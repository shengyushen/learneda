==> flow/design.v <==
`timescale 1ns/10ps
module gearbox_48_64 (
	in_enable,
	clk,
	reset_n,
	out_idle,
	in_data,
	in_datavalid,
	empty_save,
	out_data,
	out_datavalid,
	in_idle
);
input	in_enable;
input	clk, reset_n;
output	out_idle;
input [47:0]	in_data;
input in_datavalid;
output  empty_save;
output [63:0]	out_data;
output out_datavalid;
input in_idle;
reg [5:0] state;
reg [5:0] state_nxt;
reg [9*16-1:0] save_data;
reg [9*16-1:0] save_data_nxt;
assign out_idle=(state<=6);
assign	empty_save=(state==0||state==3||state==6||state==9);
always @(posedge clk) begin
	if(!reset_n) begin
		state <= 6'b0;
		save_data <= 0;
	end
	else if(in_enable)  begin
		state <= state_nxt;
		save_data <= save_data_nxt;
	end
end
reg [63:0]	out_data;
reg out_datavalid;
always @(*) begin
	out_data=save_data[63:0];
	out_datavalid=1'b0;
	state_nxt=state;
	save_data_nxt =save_data ;
	case(state)
	0: begin
		if(in_datavalid) begin
			state_nxt=state+3;
			save_data_nxt[3*16-1:0*16]=in_data;
		end
	end
	1: begin
		if(in_datavalid) begin
			state_nxt=state+3;
			save_data_nxt[4*16-1:1*16]=in_data;
		end
	end
	2: begin
		if(in_datavalid) begin
			state_nxt=state+3;
			save_data_nxt[5*16-1:2*16]=in_data;
		end
	end
	3: begin
		if(in_datavalid) begin
			state_nxt=state+3;
			save_data_nxt[6*16-1:3*16]=in_data;
		end
	end
	4: begin
		out_datavalid=in_idle;
		if(in_idle) begin
			if(in_datavalid) begin
				state_nxt=state-4+3;
				save_data_nxt[3*16-1:0*16]=in_data;
			end
			else begin
				state_nxt=state-4;
			end
		end
		else begin
			if(in_datavalid) begin
				state_nxt=state+3;
				save_data_nxt[7*16-1:4*16]=in_data;
			end
		end
	end
	5: begin
		out_datavalid=in_idle;
		if(in_idle) begin
			save_data_nxt[1*16-1:0*16]=save_data[5*16-1:4*16];
			if(in_datavalid) begin
				state_nxt=state-4+3;
				save_data_nxt[4*16-1:1*16]=in_data;
			end
			else begin
				state_nxt=state-4;
			end
		end
		else begin
			if(in_datavalid) begin
				state_nxt=state+3;
				save_data_nxt[8*16-1:5*16]=in_data;
			end
		end
	end
	6: begin
		out_datavalid=in_idle;
		if(in_idle) begin
			save_data_nxt[2*16-1:0*16]=save_data[6*16-1:4*16];
			if(in_datavalid) begin
				state_nxt=state-4+3;
				save_data_nxt[5*16-1:2*16]=in_data;
			end
			else begin
				state_nxt=state-4;
			end
		end
		else begin
			if(in_datavalid) begin
				state_nxt=state+3;
				save_data_nxt[9*16-1:6*16]=in_data;
			end
		end
	end
	7: begin
		out_datavalid=in_idle;
		if(in_idle) begin
			save_data_nxt[3*16-1:0*16]=save_data[7*16-1:4*16];
			state_nxt=state-4;
		end
	end
	8: begin
		out_datavalid=in_idle;
		if(in_idle) begin
			save_data_nxt[4*16-1:0*16]=save_data[8*16-1:4*16];
				state_nxt=state-4;
		end
	end
	9: begin
		out_datavalid=in_idle;
		if(in_idle) begin
			save_data_nxt[5*16-1:0*16]=save_data[9*16-1:4*16];
				state_nxt=state-4;
		end
	end
	endcase
end
endmodule
# Reports on gearbox_48_64
# Tool output for the design above, in the order of the flow.
# Lines are those of the file above, counted from 1.
# Library cell names are shortened.
# A cell with - has no value.
[inputs]
top_module = "gearbox_48_64"
clock_port = "clk"
lib = "sky130hd"
lib_corner = "tt_025C_1v80"

# Word-level counts
# Source: Yosys, flattened and elaborated, memories not mapped. Widths are those after wreduce. Registers that Yosys merges into a memory's read port (data or address) are not register bits. Print and check cells do not count.
[word_totals]
out_inout_bits = 67
regBits = 150
ramBits = 0
latch_bits = 0
elab_cells = 94
memories = 0
mem_bits_ro = 0
clocked_rd_ports_x_width = 0
[op_classes]
shift = 0
logic = 1
equal = 23
multipliers = 0
n_addsub = 3
compare = 1
reduce_and_logical = 27
muxes = 29
n_div = 0
[op_table]
columns = ["cell", "n"]
rows = [
  ["48-bit 2-to-1 mux", 9],
  ["16-bit parallel mux with 7-bit select", 2],
  ["16-bit parallel mux with 9-bit select", 1],
  ["16-bit parallel mux with 8-bit select", 1],
  ["16-bit parallel mux with 3-bit select", 2],
  ["32-bit 2-to-1 mux", 3],
  ["16-bit parallel mux with 5-bit select", 1],
  ["80-bit 2-to-1 mux", 1],
  ["64-bit 2-to-1 mux", 1],
  ["8-bit AND reduction", 4],
  ["16-bit parallel mux with 2-bit select", 1],
  ["2-bit inequality test with constant B", 13],
  ["6-bit by 3-bit == test with 1-bit output with constant B", 4],
  ["6-bit 2-to-1 mux", 4],
  ["7-bit AND reduction", 3],
  ["6-bit parallel mux with 3-bit select", 1],
  ["16-bit 2-to-1 mux", 1],
  ["7-bit nonzero test", 2],
  ["6-bit by 2-bit adder with 6-bit output with constant B", 2],
  ["6-bit by 2-bit == test with 1-bit output with constant B", 2],
  ["6-bit by 4-bit == test with 1-bit output with constant B", 2],
  ["3-bit nonzero test", 3],
  ["9-bit nonzero test", 1],
  ["8-bit nonzero test", 1],
  ["3-bit OR reduction", 2],
  ["6-bit by 1-bit == test with 1-bit output with constant B", 1],
  ["6-bit by 3-bit subtractor with 6-bit output with constant B", 1],
  ["6-bit by 3-bit less-or-equal comparator with 1-bit output with constant B", 1],
]
# Other operator kinds: 12; their cells: 14.

# Logic depth
# Yosys ltp: most cells in a row. Word level: on the elaborated netlist, between registers, memories and ports. Mapped: between sequential cells and ports; inverters and the memories' decode and read muxes count.
[logic_depth]
depth_word = 5
abc_area = 0
ltp_mapped = 12

# Mapped cells and area
# Yosys stat after the flow's synthesis: flattened, memories mapped to cells. It holds for the ABC_AREA given above (unset counts as 0); a run with the other value may have another netlist.
[synth_totals]
ffs = 150
yosys_area_um2 = 8336.7
mapped_cells = 984
[by_type]
columns = ["type", "n", "type_area_um2"]
rows = [
  ["dfxtp_1", 150, 3002.88],
  ["a222oi_1", 80, 800.768],
  ["nand2_1", 185, 694.416],
  ["buf_4", 69, 517.997],
  ["a311oi_1", 57, 499.229],
  ["nor2_1", 96, 360.346],
  ["o211a_1", 31, 310.298],
  ["clkbuf_1", 59, 221.462],
  ["a21oi_1", 39, 195.187],
  ["a211oi_1", 25, 187.68],
  ["mux2i_1", 16, 160.154],
  ["ha_1", 11, 137.632],
  ["a21o_1", 17, 127.622],
  ["buf_2", 25, 125.12],
  ["a22oi_1", 16, 120.115],
  ["a2111oi_4", 2, 55.053],
  ["nand3_1", 10, 50.048],
  ["nor4_4", 2, 42.541],
]
# Not listed: further types 47, cells in them 94.

# Worst setup path after synthesis
# Source: OpenSTA report_checks on the synthesized netlist (no wires, ideal clock, input and output delay 20% of the period each), path of least setup slack; recovery checks are left aside. Register names are those of the netlist, which keeps one name where synthesis merged equal registers.
[synth_timing]
kind = "reg2out"
start = "register state[2]"
end = "output empty_save"
clock_period_ns = 3.31
driving_pins = 8
path_slack_ns = 0.686
t_first_pin_ns = 0.000
t_arrival_ns = 1.962
path_delay_ns = 1.962
t_required_ns = 2.648
period_less_setup_slack_ns = 2.624
# "path_delay_ns" = arrival - input delay + setup time.
# At an output port there is no setup time.
# "driving_pins" counts driving pins, that of a launching flip-flop among them; a cell with two outputs on the path counts twice.
# "period_less_setup_slack_ns" = period - worst setup slack (recovery checks aside). The figure is calculated, with input and output delays left at 20% of the set period.
# Between the ends stands the longest chain of elaborated cells between them, by number of cells; it is not shown to be the way that was timed. Of several equally long chains one is given.
# A line is the first line of the expression or statement that the cell stems from. Yosys adds cells for indexed reads and writes and turns some case tables into memories.
[synth_between]
path_cell_list = "dfxtp_1 clkbuf_1 inv_1 ha_1 nor4bb_1 clkbuf_1 clkbuf_1 or3_1"
elab_chain_len = 4
cone_cells = 7
[synth_rtl]
columns = ["element", "line", "rtl"]
rows = [
  ["start: declaration", 23, "reg [5:0] state;"],
  ["start: assignment", 31, "state <= 6'b0;"],
  ["start: assignment", 35, "state <= state_nxt;"],
  ["6-bit logical NOT", 28, "assign empty_save=(state==0||state==3||state==6||state==9);"],
  ["1-bit logical OR x3", 28, ""],
  ["end: declaration", 19, "output  empty_save;"],
]

# Worst path after layout
# From the final timing report of stored run 1: the path of least setup slack in the routed layout; clock arrival at registers is part of the times.
[layout_timing]
kind = "reg2out"
start = "register state[1]"
end = "output out_datavalid"
t_required_ns = 2.83
driving_pins = 8
path_slack_ns = 0.15
clock_period_ns = 3.54
t_first_pin_ns = 0.43
t_arrival_ns = 2.68
# Between the ends stands the longest chain of elaborated cells between them, by number of cells; it is not shown to be the way that was timed. Of several equally long chains one is given.
[layout_between]
path_cell_list = "dfxtp_2 inv_1 ha_1 or3_4 a22o_1 o21ai_1 inv_1 clkdlybuf4s50_1"
elab_chain_len = 3
cone_cells = 8
[layout_rtl]
columns = ["element", "line", "rtl"]
rows = [
  ["start: declaration", 23, "reg [5:0] state;"],
  ["start: assignment", 31, "state <= 6'b0;"],
  ["start: assignment", 35, "state <= state_nxt;"],
  ["6-bit by 3-bit == test with 1-bit output", 46, "case(state)"],
  ["6-bit OR reduction", "-", ""],
  ["1-bit 2-to-1 mux", 46, ""],
  ["end: declaration", 21, "output out_datavalid;"],
]

# 2 stored runs of gearbox_48_64 in the flow (synthesis by Yosys, layout by OpenROAD, sky130hd cells), in arbitrary order. Constraints: input delay and output delay 20% of the set period each, output load 0.01 pF.
# By "period_reached_ns" is meant the clock period of the run minus its worst setup slack. This is arithmetic on one report: input and output delays are still those of the set period (20% each).
# By "timing.worst_path_ns" is meant the share of the clock period that the worst setup path is allowed (20% is reserved at inputs, 20% at outputs), minus its slack. Clock arrival times at its registers enter into it.
# By "design_power_uw" is meant OpenSTA's value without simulated activity: inputs other than the clock are taken to toggle once in ten clock periods, and the tool carries that through the logic.

[[run]]
name = "stored run 1"
[run.settings]
period_ns = 3.54
CORE_UTILIZATION = 23
PLACE_DENSITY_LB_ADDON = 0.3
CORE_ASPECT_RATIO = 0.9
GPL_TIMING_DRIVEN = 1
GPL_ROUTABILITY_DRIVEN = 1
CTS_CLUSTER_DIAMETER = 334
MAX_ROUTING_LAYER = "met5"
CAP_MARGIN = 20
CORE_MARGIN = 2
SLEW_MARGIN = 20
[run.results]
timing.setup.ws_ns = 0.153
die_area_um2 = 37787.9
timing.worst_path_ns = 2.68
worst_path_kind = "reg2out"
fin_tns_ns = 0.000
finish.stdcell_area_um2 = 10105.9
design_power_uw = 8817
hold_worst_slack_ns = 0.452
synthArea_um2 = 8336.7
finalUtil_pct = 28.1
period_reached_ns = 3.387

[[run]]
name = "stored run 2"
[run.settings]
period_ns = 2.33
CORE_UTILIZATION = 31
SETUP_SLACK_MARGIN = 0.2
PLACE_DENSITY_LB_ADDON = 0.18
HOLD_SLACK_MARGIN = -0.05
CORE_MARGIN = 6
CELL_PAD_IN_SITES_GLOBAL_PLACEMENT = 3
TNS_END_PERCENT = 70
ABC_AREA = 0
GPL_TIMING_DRIVEN = 0
GPL_ROUTABILITY_DRIVEN = 0
CTS_CLUSTER_DIAMETER = 233
SLEW_MARGIN = 40
MIN_ROUTING_LAYER = "met1"
MAX_ROUTING_LAYER = "met4"
CAP_MARGIN = 20
[run.results]
timing.setup.ws_ns = -0.345
die_area_um2 = 30972.5
timing.worst_path_ns = 2.21
worst_path_kind = "reg2out"
fin_tns_ns = -16.444
finish.stdcell_area_um2 = 13270.2
design_power_uw = 18598
hold_worst_slack_ns = 0.458
synthArea_um2 = 8336.7
finalUtil_pct = 50.6
period_reached_ns = 2.675
