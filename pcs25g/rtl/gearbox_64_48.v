==> flow/design.v <==
`timescale 1ns/10ps
module gearbox_64_48 (
	in_enable,
	clk,
	reset_n,
	out_idle,
	in_data,
	in_datavalid,
	in_dataerror,
	out_data,
	out_datavalid,
	out_dataerror,
	in_idle
);
parameter WORDSIZE					=16;
parameter SAVEDATAADDRSIZE	=9;
parameter	SAVEDATASIZE			=640;
parameter	SAVEWORDNUMBER		=SAVEDATASIZE/WORDSIZE;
input	in_enable;
input	clk, reset_n;
output	out_idle;
input [63:0]	in_data;
input in_datavalid;
input in_dataerror;
output [47:0]	out_data;
output out_datavalid;
output out_dataerror;
input in_idle;
reg	out_idle;
reg [WORDSIZE*3-1:0]	out_data;
reg [SAVEDATASIZE-1:0] save_data;
reg [SAVEDATASIZE-1:0] save_data_nxt;
reg [SAVEWORDNUMBER-1:0] save_error;
reg [SAVEWORDNUMBER-1:0] save_error_nxt;
reg	[SAVEDATAADDRSIZE:0] pointer;
reg	[SAVEDATAADDRSIZE:0] pointer_nxt;
always @(posedge clk ) begin
	if(!reset_n) begin
		pointer <= SAVEDATASIZE;
		save_data <= {SAVEDATASIZE{1'b0}};
		save_error <= {SAVEWORDNUMBER{1'b0}};
	end
	else begin
		pointer <= pointer_nxt;
		save_data <= save_data_nxt;
		save_error <= save_error_nxt;
	end
end
reg [2:0] error;
always @(*) begin
	out_data=save_data[WORDSIZE*3-1:0];
	error=save_error[2+0:0];
	case(pointer)
	WORDSIZE*0 :		  begin out_data=save_data[WORDSIZE*3-1+WORDSIZE*0 :WORDSIZE*0 ];      error=save_error[2+0 :0 ]; end
	WORDSIZE*1 : 			begin out_data=save_data[WORDSIZE*3-1+WORDSIZE*1 :WORDSIZE*1 ];      error=save_error[2+1 :1 ]; end
	WORDSIZE*2 : 			begin out_data=save_data[WORDSIZE*3-1+WORDSIZE*2 :WORDSIZE*2 ];      error=save_error[2+2 :2 ]; end
	WORDSIZE*3 : 			begin out_data=save_data[WORDSIZE*3-1+WORDSIZE*3 :WORDSIZE*3 ];      error=save_error[2+3 :3 ]; end
	WORDSIZE*4 : 			begin out_data=save_data[WORDSIZE*3-1+WORDSIZE*4 :WORDSIZE*4 ];      error=save_error[2+4 :4 ]; end
	WORDSIZE*5 : 			begin out_data=save_data[WORDSIZE*3-1+WORDSIZE*5 :WORDSIZE*5 ];      error=save_error[2+5 :5 ]; end
	WORDSIZE*6 : 			begin out_data=save_data[WORDSIZE*3-1+WORDSIZE*6 :WORDSIZE*6 ];      error=save_error[2+6 :6 ]; end
	WORDSIZE*7 : 			begin out_data=save_data[WORDSIZE*3-1+WORDSIZE*7 :WORDSIZE*7 ];      error=save_error[2+7 :7 ]; end
	WORDSIZE*8 : 			begin out_data=save_data[WORDSIZE*3-1+WORDSIZE*8 :WORDSIZE*8 ];      error=save_error[2+8 :8 ]; end
	WORDSIZE*9 : 			begin out_data=save_data[WORDSIZE*3-1+WORDSIZE*9 :WORDSIZE*9 ];      error=save_error[2+9 :9 ]; end
	WORDSIZE*10:		  begin out_data=save_data[WORDSIZE*3-1+WORDSIZE*10:WORDSIZE*10];      error=save_error[2+10:10]; end
	WORDSIZE*11: 			begin out_data=save_data[WORDSIZE*3-1+WORDSIZE*11:WORDSIZE*11];      error=save_error[2+11:11]; end
	WORDSIZE*12: 			begin out_data=save_data[WORDSIZE*3-1+WORDSIZE*12:WORDSIZE*12];      error=save_error[2+12:12]; end
	WORDSIZE*13: 			begin out_data=save_data[WORDSIZE*3-1+WORDSIZE*13:WORDSIZE*13];      error=save_error[2+13:13]; end
	WORDSIZE*14: 			begin out_data=save_data[WORDSIZE*3-1+WORDSIZE*14:WORDSIZE*14];      error=save_error[2+14:14]; end
	WORDSIZE*15: 			begin out_data=save_data[WORDSIZE*3-1+WORDSIZE*15:WORDSIZE*15];      error=save_error[2+15:15]; end
	WORDSIZE*16: 			begin out_data=save_data[WORDSIZE*3-1+WORDSIZE*16:WORDSIZE*16];      error=save_error[2+16:16]; end
	WORDSIZE*17: 			begin out_data=save_data[WORDSIZE*3-1+WORDSIZE*17:WORDSIZE*17];      error=save_error[2+17:17]; end
	WORDSIZE*18: 			begin out_data=save_data[WORDSIZE*3-1+WORDSIZE*18:WORDSIZE*18];      error=save_error[2+18:18]; end
	WORDSIZE*19: 			begin out_data=save_data[WORDSIZE*3-1+WORDSIZE*19:WORDSIZE*19];      error=save_error[2+19:19]; end
	WORDSIZE*20:			begin out_data=save_data[WORDSIZE*3-1+WORDSIZE*20:WORDSIZE*20];      error=save_error[2+20:20]; end
	WORDSIZE*21: 			begin out_data=save_data[WORDSIZE*3-1+WORDSIZE*21:WORDSIZE*21];      error=save_error[2+21:21]; end
	WORDSIZE*22: 			begin out_data=save_data[WORDSIZE*3-1+WORDSIZE*22:WORDSIZE*22];      error=save_error[2+22:22]; end
	WORDSIZE*23: 			begin out_data=save_data[WORDSIZE*3-1+WORDSIZE*23:WORDSIZE*23];      error=save_error[2+23:23]; end
	WORDSIZE*24: 			begin out_data=save_data[WORDSIZE*3-1+WORDSIZE*24:WORDSIZE*24];      error=save_error[2+24:24]; end
	WORDSIZE*25: 			begin out_data=save_data[WORDSIZE*3-1+WORDSIZE*25:WORDSIZE*25];      error=save_error[2+25:25]; end
	WORDSIZE*26: 			begin out_data=save_data[WORDSIZE*3-1+WORDSIZE*26:WORDSIZE*26];      error=save_error[2+26:26]; end
	WORDSIZE*27: 			begin out_data=save_data[WORDSIZE*3-1+WORDSIZE*27:WORDSIZE*27];      error=save_error[2+27:27]; end
	WORDSIZE*28: 			begin out_data=save_data[WORDSIZE*3-1+WORDSIZE*28:WORDSIZE*28];      error=save_error[2+28:28]; end
	WORDSIZE*29: 			begin out_data=save_data[WORDSIZE*3-1+WORDSIZE*29:WORDSIZE*29];      error=save_error[2+29:29]; end
	WORDSIZE*30:			begin out_data=save_data[WORDSIZE*3-1+WORDSIZE*30:WORDSIZE*30];      error=save_error[2+30:30]; end
	WORDSIZE*31: 			begin out_data=save_data[WORDSIZE*3-1+WORDSIZE*31:WORDSIZE*31];      error=save_error[2+31:31]; end
	WORDSIZE*32: 			begin out_data=save_data[WORDSIZE*3-1+WORDSIZE*32:WORDSIZE*32];      error=save_error[2+32:32]; end
	WORDSIZE*33: 			begin out_data=save_data[WORDSIZE*3-1+WORDSIZE*33:WORDSIZE*33];      error=save_error[2+33:33]; end
	WORDSIZE*34: 			begin out_data=save_data[WORDSIZE*3-1+WORDSIZE*34:WORDSIZE*34];      error=save_error[2+34:34]; end
	WORDSIZE*35: 			begin out_data=save_data[WORDSIZE*3-1+WORDSIZE*35:WORDSIZE*35];      error=save_error[2+35:35]; end
	WORDSIZE*36: 			begin out_data=save_data[WORDSIZE*3-1+WORDSIZE*36:WORDSIZE*36];      error=save_error[2+36:36]; end
	WORDSIZE*37: 			begin out_data=save_data[WORDSIZE*3-1+WORDSIZE*37:WORDSIZE*37];      error=save_error[2+37:37]; end
	endcase
end
assign	out_datavalid=(pointer<=(WORDSIZE*37)) & in_idle;
assign	out_dataerror=|error;
always @(*) begin
	if(in_idle) begin
		out_idle=(pointer>=WORDSIZE);
		if(in_datavalid) begin
			save_data_nxt={in_data,save_data[SAVEDATASIZE-1:64]};
			save_error_nxt={{4{in_dataerror}},save_error[SAVEWORDNUMBER-1:4]};
			pointer_nxt=out_datavalid?(pointer-16):(pointer-64);
		end
		else begin
			save_data_nxt=save_data;
			save_error_nxt=save_error;
			pointer_nxt=out_datavalid?(pointer+48):pointer;
		end
	end
	else begin
		out_idle=(pointer>=64);
		if(in_datavalid) begin
			save_data_nxt={in_data,save_data[SAVEDATASIZE-1:64]};
			save_error_nxt={{4{in_dataerror}},save_error[SAVEWORDNUMBER-1:4]};
			pointer_nxt=pointer-64;
		end
		else begin
			save_data_nxt=save_data;
			save_error_nxt=save_error;
			pointer_nxt=pointer;
		end
	end
end
endmodule
# ---- Step by step through the tools: gearbox_64_48
# Tool output for the design above, in the order of the flow.
# Line numbers count from 1 in the design file above.
# Operators: Yosys type, input widths -> output width; for muxes data width and select width s.
# Library cell names are shortened.
# The mark -- stands for no value.
dict set report design {
  top {gearbox_64_48}
  clock {clk}
  lib {sky130hd}
  pvt_corner {tt_025C_1v80}
}

# ---- Word level
# Yosys after proc, flatten, opt, wreduce and memory -nomap, before mapping. Memory bits, and registers merged into a memory's read port (data or address), are not among the register bits. Print and check cells are not counted. Equal cells are merged and count once.
dict set report word_totals {
  out_inout_bits 51
  word_cells 59
  register_bits 687
}
dict set report classes {
  addsub 3
  n_cmp 3
  reduce_logical 4
  bitwise 1
  n_eq 37
  n_mux 8
}
# operator n
set op_table {}
lappend op_table {{$pmux 48 s37} 1}
lappend op_table {{$eq 10x9->1 const B} 16}
lappend op_table {{$pmux 3 s37} 1}
lappend op_table {{$eq 10x8->1 const B} 8}
lappend op_table {{$eq 10x10->1 const B} 6}
lappend op_table {{$mux 10} 5}
lappend op_table {{$eq 10x7->1 const B} 4}
lappend op_table {{$eq 10x6->1 const B} 2}
lappend op_table {{$le 10x10->1 const B} 1}
lappend op_table {{$sub 10x5->10 const B} 1}
lappend op_table {{$ge 10x5->1 const B} 1}
lappend op_table {{$eq 10x5->1 const B} 1}
lappend op_table {{$add 10x6->10 const B} 1}
lappend op_table {{$sub 10x7->10 const B} 1}
lappend op_table {{$ge 10x7->1 const B} 1}
lappend op_table {{$reduce_bool 2->1} 2}
lappend op_table {{$reduce_or 3->1} 1}
lappend op_table {{$reduce_and 2->1} 1}
lappend op_table {{$and 1x1->1} 1}
lappend op_table {{$mux 1} 1}

# ---- Logic depth
# Longest topological path by Yosys (ltp), each cell counted once; first at word level (registers and memories cut), then after technology mapping (sequential cells cut; the memories' decode and read muxes count).
dict set report depth {
  depth_word 5
  ABC_AREA 0
  mapped_depth 13
  ltp_nobuf 9
}

# ---- After synthesis
# The flow's flattened synthesis, as Yosys stat reports it; memories are mapped. The netlist is that of the ABC_AREA named above (0 if unset); the other value can give another one.
dict set report mapped {
  sequential_area_mm2 0.0131326
  cells 3871
  flip_flops 656
  area_mm2 0.0365913
}
# cell n type_area_um2
set types {}
lappend types {dfxtp_1 656 1.31E+04}
lappend types {mux2i_1 768 7.69E+03}
lappend types {nor2b_1 657 4.11E+03}
lappend types {a22oi_1 275 2064.48}
lappend types {a221oi_1 153 1.34E+03}
lappend types {clkbuf_1 269 1.01E+03}
lappend types {a22o_1 96 840.806}
lappend types {mux2_2 61 686.909}
lappend types {nand4_1 94 588.064}
lappend types {nor2_1 110 412.896}
lappend types {nand2_1 104 390.374}
lappend types {a222oi_1 35 350.336}
lappend types {o21ai_0 55 275.264}
lappend types {o22ai_1 42 262.752}
lappend types {buf_1 69 258.998}
lappend types {a21oi_1 43 215.206}
lappend types {nand3_1 40 200.192}
lappend types {a221o_1 17 170.163}
# Not listed: further types 46, cells in them 327.

# ---- Path before layout
# OpenSTA on the mapped netlist: ideal clock, no wires. The path of least setup slack (recovery checks aside). Input and output delay are each 20% of the period. Register names are those of the netlist, which keeps one name where synthesis merged equal registers.
dict set report synth_timing {
  path_type {reg2out}
  start {register pointer[4]}
  end {output port out_data[19]}
  setup_slack_ns 1.512
  period_ns 5.58
  delay_ns 2.952
  t_arrival_ns 2.952
  path_buffers 5
  output_delay_ns 1.116
  driving_pins 13
  required_ns 4.464
  period_less_setup_slack_ns 4.068
}
# "delay_ns" is the arrival time less input delay plus setup time.
# A path that ends at an output port has no setup time.
# "driving_pins" counts driving pins, that of a launching flip-flop among them; a cell with two outputs on the path counts twice.
# "period_less_setup_slack_ns" = period - worst setup slack (recovery checks aside). The figure is calculated, with input and output delays left at 20% of the set period.
# The rows between start and end are the longest chain of elaborated cells between them; the timing report does not say that the signal goes this way. Where chains are equally long, one stands for them.
# Each line given opens the expression or statement behind the cell; cells for indexed reads and writes are added by Yosys, which also makes memories of some case tables.
dict set report synth_via {
  cell_sequence {dfxtp_1 -> inv_1 -> ha_1 -> buf_2 -> and4b_1 -> buf_6 -> or4_4 -> a221o_1 -> or4_1 -> buf_2 -> buf_6 -> buf_2 -> a31oi_1}
  elab_chain_len 2
  cone_cells 38
  lines_between 1
}
# element line_no
set synth_rtl {}
lappend synth_rtl {{from (decl)} 35} ;# reg [SAVEDATAADDRSIZE:0] pointer;
lappend synth_rtl {{from (assign)} 39} ;# pointer <= SAVEDATASIZE;
lappend synth_rtl {{from (assign)} 44} ;# pointer <= pointer_nxt;
lappend synth_rtl {{$eq 10x10->1} 53} ;# case(pointer)
lappend synth_rtl {{$pmux 48 s37} 53}
lappend synth_rtl {{to (decl)} 25} ;# output [47:0] out_data;

# ---- Worst path after layout
# Path of least setup slack in the final report of record 1 (OpenROAD, finished layout, wires in). Where an end is a register, its clock arrival counts in the times.
dict set report layout_timing {
  path_type {reg2out}
  start {register pointer[4]}
  end {output port out_data[18]}
  path_buffers 5
  driving_pins 13
  setup_slack_ns -0.48
  required_ns 3.26
  t_arrival_ns 3.75
  period_ns 4.08
  output_delay_ns 0.82
}
# The rows between start and end are the longest chain of elaborated cells between them; the timing report does not say that the signal goes this way. Where chains are equally long, one stands for them.
dict set report layout_via {
  cell_sequence {dfxtp_4 -> buf_6 -> ha_4 -> and4bb_2 -> or4_4 -> a221o_1 -> or4_4 -> buf_12 -> buf_12 -> buf_12 -> nand4_1 -> o32a_1 -> buf_2}
  elab_chain_len 2
  cone_cells 38
  lines_between 1
}
# element line_no
set layout_rtl {}
lappend layout_rtl {{from (decl)} 35} ;# reg [SAVEDATAADDRSIZE:0] pointer;
lappend layout_rtl {{from (assign)} 39} ;# pointer <= SAVEDATASIZE;
lappend layout_rtl {{from (assign)} 44} ;# pointer <= pointer_nxt;
lappend layout_rtl {{$eq 10x10->1} 53} ;# case(pointer)
lappend layout_rtl {{$pmux 48 s37} 53}
lappend layout_rtl {{to (decl)} 25} ;# output [47:0] out_data;

; Flow measurements of gearbox_64_48 on sky130hd: 2 stored runs with different settings, listed in no order. Input and output delays are each 20% of the period that was set; the output load is 0.01 pF.
; "period_reached_ns": clock period set for the run, less the worst setup slack. It is reckoned from that one timing run; input and output delays stay at 20% of the period that was set.
; "critical_path_time_ns" is the time allowed to the run's worst setup path (the clock period less input and output delay, where it has them) less its slack. Clock arrival times count: a late capture clock shortens it, a late launch clock lengthens it.
; By "totalPower_uw" is meant OpenSTA's value without simulated activity: inputs other than the clock are taken to toggle once in ten clock periods, and the tool carries that through the logic.

[record 1: settings]
period_ns = 4.08
CORE_UTILIZATION = 43
CAP_MARGIN = 20
CORE_MARGIN = 2
SLEW_MARGIN = 20
[record 1: results]
totalPower_uw = 17905
finalCellArea_mm2 = 0.0448881
final_setup_tns_ns = -19.383
critical_path_time_ns = 3.75
worst_setup_path_type = reg2out
setup_ws_ns = -0.482
period_reached_ns = 4.562
yosys_chip_area_mm2 = 0.0365913
design_die_area_mm2 = 0.0874444
worst_hold_slack_ns = 0.523
fin_util_pct = 53.5

[record 2: settings]
period_ns = 3.39
CORE_UTILIZATION = 19
PLACE_DENSITY = 0.46
CORE_MARGIN = 10
CELL_PAD_IN_SITES_GLOBAL_PLACEMENT = 0
ABC_AREA = 1
CTS_CLUSTER_DIAMETER = 180
MIN_ROUTING_LAYER = met1
CAP_MARGIN = 20
SLEW_MARGIN = 20
[record 2: results]
totalPower_uw = 22501
finalCellArea_mm2 = 0.0493686
final_setup_tns_ns = -12.476
critical_path_time_ns = 3.07
worst_setup_path_type = reg2out
setup_ws_ns = -0.357
period_reached_ns = 3.747
yosys_chip_area_mm2 = 0.0344718
design_die_area_mm2 = 0.198867
worst_hold_slack_ns = 0.376
fin_util_pct = 27.3
